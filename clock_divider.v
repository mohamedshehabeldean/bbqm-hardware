==> flow/design.v <==
module clock_divider (clk, reset, slow_CLK);
input clk, reset;
output  slow_CLK;
reg slow_CLK;
reg [17:0] count;
always @(posedge clk or posedge reset)
	begin
		if(reset)  
			begin
				count <= 0;
				slow_CLK<= 0;
			end
		else
			begin
				if(count < 250_000)
					count <= count + 1;  
				else 
					begin
						slow_CLK = ~slow_CLK;  
						count <= 0;
					end
			end
	end		
endmodule
module clock_divider_dut();
reg clk, reset;
wire slow_CLK;
initial
begin
clk=0;
reset=1;#100
reset=0;
end
always 
#100 clk=~clk;
clock_divider kd (clk, reset, slow_CLK);
endmodule
---- Reports on clock_divider ----
The steps from the RTL of clock_divider to its reports follow in flow order.
Lines are those of the file above, counted from 1.
Cell names lack the library's common part.
The mark n/a stands for no value.
inputs
  design top .............................. clock_divider
  clock input ............................. clk
  cell library ............................ sky130hd
  timing corner ........................... tt_025C_1v80

---- After elaboration ----
Counts by Yosys on the flattened word-level netlist (proc, flatten, opt, wreduce; memories kept). Register bits leave out memories and registers merged into their read ports (data or address); mux counts leave out enables and synchronous resets folded into registers. Print and check cells are left out. Cells with the same type and inputs are merged into one.
word-level totals
  output and inout port bits .............. 1
  register bits ........................... 19
  cells after elaboration ................. 6
  bits of input ports ..................... 2
cells by class
  add/sub/neg operators ................... 1
  $lt $le $gt $ge ......................... 1
  bitwise gates (word level) .............. 1
  multiplexer cells ....................... 1
operators by type and width
  operator                                             count
  adder 18 x 1 -> 18 bit (second input constant)       1
  less-than comparator 18 bit (second input constant)  1
  two-way mux 18 bit                                   1
  inverter 1 bit                                       1

---- Longest topological paths ----
Longest topological path by Yosys (ltp), each cell counted once; first at word level (registers and memories cut), then after technology mapping (sequential cells cut; the memories' decode and read muxes count).
logic depth
  word-level depth ........................ 2
  ABC_AREA ................................ 0
  mapped depth ............................ 6

---- Netlist ----
Yosys stat after the flow's synthesis: flattened, memories mapped to cells. It holds for the ABC_AREA given above (unset counts as 0); a run with the other value may have another netlist.
mapped netlist
  sequential part of the area ............. 475.5 um^2
  flip-flops .............................. 19
  cells in the netlist .................... 93
  synthesis area .......................... 997.2 um^2
cell types
  type     count
  dfrtp_1  19
  xnor2_1  11
  nor2_2   9
  nand3_1  8
  xor2_1   4
  nor2_1   9
  nor3_4   2
  nand4_1  4
  nand4_4  1
  nor3_1   4
  inv_1    5
  buf_8    1
  ha_1     1
  nor4_1   2
  nor4_2   1
  buf_6    1
  nor2_4   1
  or4_4    1
Other cell types: 8; their cells: 9.

---- Worst setup path after synthesis ----
Source: OpenSTA report_checks on the synthesized netlist (no wires, ideal clock, input and output delay 20% of the period each), path of least setup slack; recovery checks are left aside. Register names are those of the netlist, which keeps one name where synthesis merged equal registers.
timing path post-synthesis
  kind .................................... register to register
  from .................................... reg count[8]
  to ...................................... reg count[15]
  period .................................. 1.82 ns
  delay of the path ....................... 1.575 ns
  stages on the path ...................... 7
  path slack .............................. 0.245 ns
  library setup time ...................... 0.070 ns
  required time ........................... 1.750 ns
  arrival ................................. 1.505 ns
  synthesis period reached ................ 1.575 ns
"delay of the path" is the arrival time less input delay plus setup time.
"stages on the path": output pins that drive a net of the path, with the launching flip-flop's if there is one; two outputs of one cell count as two.
"synthesis period reached" = period - worst setup slack (recovery checks aside). The figure is calculated, with input and output delays left at 20% of the set period.
Between the ends stands the longest chain of elaborated cells between them, by number of cells; it is not shown to be the way that was timed. Of several equally long chains one is given.
Each line given opens the expression or statement behind the cell; cells for indexed reads and writes are added by Yosys, which also makes memories of some case tables.
A register here has more assigning lines than the two given.
between the ends, post-synthesis
  path through ............................ dfrtp_1 buf_6 or4_4 nor3_4 nor3_4 buf_8 nor2_2
  cells in the longest elaborated chain ... 2
  elaborated cells on any way between the ends .. 3
  source lines of those cells ............. 2
  classes of those cells .................. add/sub: 1; compare: 1; mux: 1
RTL lines, path post-synthesis
  element                 line  RTL
  start: declaration      5     reg [17:0] count;
  start: assignment       10    count <= 0;
  start: assignment       16    count <= count + 1;
  adder 18 x 1 -> 18 bit  16
  two-way mux 18 bit      15    if(count < 250_000)
  end: assignment         10
  end: assignment         16
  end: declaration        5

---- Worst path after layout ----
From the final timing report of flow run 1: the path of least setup slack in the routed layout; clock arrival at registers is part of the times.
timing path post-layout
  kind .................................... register to register
  from .................................... reg count[8]
  to ...................................... reg count[10]
  required time ........................... 2.51 ns
  path slack .............................. 0.64 ns
  period .................................. 2.27 ns
  stages on the path ...................... 7
  arrival ................................. 1.87 ns
  library setup time ...................... 0.06 ns
Between the ends stands the longest chain of elaborated cells between them, by number of cells; it is not shown to be the way that was timed. Of several equally long chains one is given.
A register here has more assigning lines than the two given.
between the ends, post-layout
  path through ............................ dfrtp_1 buf_6 or4_4 nor3_4 nor3_4 clkbuf_16 nor2_2
  cells in the longest elaborated chain ... 2
  elaborated cells on any way between the ends .. 3
  source lines of those cells ............. 2
  classes of those cells .................. add/sub: 1; compare: 1; mux: 1
RTL lines, path post-layout
  element                 line  RTL
  start: declaration      5     reg [17:0] count;
  start: assignment       10    count <= 0;
  start: assignment       16    count <= count + 1;
  adder 18 x 1 -> 18 bit  16
  two-way mux 18 bit      15    if(count < 250_000)
  end: assignment         10
  end: assignment         16
  end: declaration        5

Wiki page: clock_divider / flow data

2 stored runs of clock_divider in the flow (synthesis by Yosys, layout by OpenROAD, sky130hd cells), in arbitrary order. Constraints: input delay and output delay 20% of the set period each, output load 0.01 pF.
"achieved clock period (ns)" is the run's clock period less its worst setup slack. It is reckoned from that one timing run; input and output delays stay at 20% of the period that was set.
"worst setup path time (ns)" is the time allowed to the run's worst setup path (the clock period less input and output delay, where it has them) less its slack. Clock arrival times count: a late capture clock shortens it, a late launch clock lengthens it.
"finish__power__total" rests on the timing tool's default activity at the inputs, not on a simulated workload.

Flow files of flow run 1
==> flow/run.sh <==
#!/bin/bash
# the make line also repeats the synthesis and layout settings of config.mk as NAME=value (left out here)
make -C /OpenROAD-flow-scripts/flow DESIGN_CONFIG=/design/flow/config.mk WORK_HOME=/design/flow/orfs CLKGATE_MAP_FILE= finish
==> flow/config.mk <==
export PLATFORM = sky130hd
export DESIGN_NAME = clock_divider
export DESIGN_NICKNAME = clock_divider
export VERILOG_FILES = /design/flow/design.v
export SDC_FILE = /design/flow/constraint.sdc
export NUM_CORES = 4
export LEC_CHECK = 0
export CAP_MARGIN = 20
export CELL_PAD_IN_SITES_DETAIL_PLACEMENT = 1
export CELL_PAD_IN_SITES_GLOBAL_PLACEMENT = 0
export CORE_MARGIN = 2
export CORE_UTILIZATION = 33
export GPL_TIMING_DRIVEN = 0
export HOLD_SLACK_MARGIN = -0.02
export MAX_ROUTING_LAYER = met4
export PLACE_DENSITY_LB_ADDON = 0.03
export SETUP_SLACK_MARGIN = 0.68
export SLEW_MARGIN = 20
==> flow/constraint.sdc <==
create_clock -name core_clock -period 2.27 [get_ports {clk}]
set_input_delay 0.4540 -clock core_clock [delete_from_list [all_inputs] [get_ports {clk}]]
set_output_delay 0.4540 -clock core_clock [all_outputs]
set_load 0.01 [all_outputs]

report of flow run 1
yosys chip area after synthesis (um^2): 997.2
finish__design__die__area: 3477.5
finish__design__instance__area__stdcell: 1209.9
finish__design__instance__utilization: 0.4313
finish__timing__setup__ws: 0.637
finish__timing__setup__tns: 0.000
finish__timing__hold__ws: 0.476
finish__power__total: 5.221e-04
achieved clock period (ns): 1.633
worst setup path time (ns): 1.63
worst setup path kind: register to register

Flow files of flow run 2
==> flow/run.sh <==
#!/bin/bash
# the make line also repeats the synthesis and layout settings of config.mk as NAME=value (left out here)
make -C /OpenROAD-flow-scripts/flow DESIGN_CONFIG=/design/flow/config.mk WORK_HOME=/design/flow/orfs CLKGATE_MAP_FILE= finish
==> flow/config.mk <==
export PLATFORM = sky130hd
export DESIGN_NAME = clock_divider
export DESIGN_NICKNAME = clock_divider
export VERILOG_FILES = /design/flow/design.v
export SDC_FILE = /design/flow/constraint.sdc
export NUM_CORES = 4
export LEC_CHECK = 0
export CAP_MARGIN = 20
export CELL_PAD_IN_SITES_DETAIL_PLACEMENT = 0
export CELL_PAD_IN_SITES_GLOBAL_PLACEMENT = 2
export CORE_ASPECT_RATIO = 0.97
export CORE_MARGIN = 2
export CORE_UTILIZATION = 61
export CTS_CLUSTER_DIAMETER = 118
export CTS_CLUSTER_SIZE = 81
export HOLD_SLACK_MARGIN = 0.06
export MAX_ROUTING_LAYER = met4
export PLACE_DENSITY = 0.38
export SETUP_SLACK_MARGIN = 0.2
export SLEW_MARGIN = 20
==> flow/constraint.sdc <==
create_clock -name core_clock -period 2.21 [get_ports {clk}]
set_input_delay 0.4420 -clock core_clock [delete_from_list [all_inputs] [get_ports {clk}]]
set_output_delay 0.4420 -clock core_clock [all_outputs]
set_load 0.01 [all_outputs]

report of flow run 2: did not finish, place, GPL-0301
