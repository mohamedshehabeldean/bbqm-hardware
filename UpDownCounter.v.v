==> flow/design.v <==
module UpDownCounter(clkup,switch,reset,pcount,full_flag,empty_flag,alarm);
  input clkup,switch,reset;
  output [3:0]pcount;
  output full_flag,empty_flag,alarm;
  reg [3:0]pcount=0;
  reg alarm;
  reg full_flag=0;
  reg empty_flag=0;
  always @(posedge clkup or  posedge reset)
  begin 
    if(reset)
      begin
        pcount<=0;
        full_flag<=0;
        empty_flag<=1;
         alarm<=0;
      end
    else if(switch==1)
    begin 
		if(clkup)
		begin
         if(pcount==7)
           alarm<=1;
         else
          begin
             pcount<=pcount+1;
             alarm<=0; 
             empty_flag<=0;
           if(pcount==7)
               full_flag<=1;
           else
              full_flag<=0;
          end
		  end
      end
      else 
		begin 
        if(pcount==0)
          alarm<=1;
        else
        begin
          pcount<=pcount-1;
          alarm<=0; 
          full_flag<=0;
          if(pcount==0)
             empty_flag<=1;
          else
             empty_flag<=0;
         end
      end
  end
endmodule
; ---- Reports on UpDownCounter
; What the tools print for UpDownCounter, step after step.
; Lines are those of the file above, counted from 1.
; Library cell names are shortened.
; Not given: --
[inputs]
design = UpDownCounter
clk_port = clkup
library = sky130hd
pvt_corner = tt_025C_1v80

; ---- Elaborated design
; Source: Yosys, flattened and elaborated, memories not mapped. Widths are those after wreduce. Registers that Yosys merges into a memory's read port (data or address) are not register bits. Print and check cells do not count.
[bits]
regBits = 7
out_inout_bits = 7
elab_cells = 24
[classes]
addsub = 2
n_eq = 4
muxes = 12
reduce_logical = 2
[ops]
columns = cell, count
row1 = 2-to-1 mux 4 bit, 4
row2 = 2-to-1 mux 1 bit, 8
row3 = != test 2 bit with constant B, 3
row4 = adder 4 x 1 -> 4 bit with constant B, 1
row5 = subtractor 4 x 1 -> 4 bit with constant B, 1
row6 = equality test 4 x 3 -> 1 bit with constant B, 1
row7 = zero test 4 bit, 1
row8 = AND reduction 3 bit, 1

; ---- Longest topological paths
; Depth = most cells in a row (Yosys ltp): at word level without a register or memory, in the mapped netlist without a sequential cell, where the memories' decode and read muxes count.
[depth]
word_depth = 4
ABC_AREA = 0
ltp_mapped = 6
ltp_nobuf = 6

; ---- Synthesis result
; The flow's flattened synthesis, as Yosys stat reports it; memories are mapped. The netlist is that of the ABC_AREA named above (0 if unset); the other value can give another one.
[types]
columns = type, count, area_total_um2
row1 = dfrtp_1, 5, 125.12
row2 = dfstp_2, 1, 26.275
row3 = a21oi_1, 5, 25.024
row4 = ha_1, 2, 25.024
row5 = fa_1, 1, 20.019
row6 = xnor2_1, 2, 17.517
row7 = nor3_4, 1, 16.266
row8 = a211oi_1, 2, 15.014
row9 = mux2_4, 1, 15.014
row10 = nor2b_1, 2, 12.512
row11 = inv_1, 3, 11.261
row12 = nand2_1, 3, 11.261
row13 = nor2_1, 3, 11.261
row14 = or3_4, 1, 11.261
row15 = and4b_1, 1, 10.01
row16 = nor2b_2, 1, 8.758
row17 = a22oi_1, 1, 7.507
row18 = buf_4, 1, 7.507
; Not listed: further types 6, cells in them 6.
[mapped]
mapped_cells = 42
mapped_area_mm2 = 0.0004079
ff_cells = 6

; Top module UpDownCounter; platform sky130hd; tools Yosys and OpenROAD; 2 stored runs in no particular order. Input and output delays are each 20% of the period that was set; the output load is 0.01 pF.
; "period_reached_ns" = clock period - worst setup slack. The figure is calculated, with input and output delays left at 20% of the set period.
; "worst_path_allowed_less_slack_ns": the worst setup path's part of the clock period (all of it between registers, 20% less for each end at a port) less its slack. A launch clock that arrives late makes it longer, a capture clock that arrives late makes it shorter.
; "design_power_mw" is the tool's figure for a default switching activity; nothing was simulated.

[flow run 1: settings]
period_ns = 1.4
CORE_UTILIZATION = 49
PLACE_DENSITY_LB_ADDON = 0.06
CORE_MARGIN = 6
CELL_PAD_IN_SITES_DETAIL_PLACEMENT = 1
GPL_TIMING_DRIVEN = 1
CTS_CLUSTER_SIZE = 93
CTS_CLUSTER_DIAMETER = 322
CAP_MARGIN = 15
MAX_ROUTING_LAYER = met5
SLEW_MARGIN = 20
[flow run 1: results]
outcome = stopped before the end: floorplanning reported PDN-0185

[flow run 2: settings]
period_ns = 1.58
CORE_UTILIZATION = 20
CELL_PAD_IN_SITES_DETAIL_PLACEMENT = 2
TNS_END_PERCENT = 10
GPL_ROUTABILITY_DRIVEN = 0
CTS_CLUSTER_SIZE = 67
CTS_CLUSTER_DIAMETER = 88
SLEW_MARGIN = 30
CAP_MARGIN = 20
CORE_MARGIN = 2
[flow run 2: results]
yosys.chip_area_mm2 = 0.0004079
finish.utilization_pct = 36.3
total_die_area_mm2 = 0.0024167
worst_path_allowed_less_slack_ns = 1.62
worst_setup_path_type = reg-to-reg
fin_ws_ns = -0.040
design_power_mw = 1.636
period_reached_ns = 1.620
final_setup_tns_ns = -0.040
post_route_stdcell_area_mm2 = 0.0007044
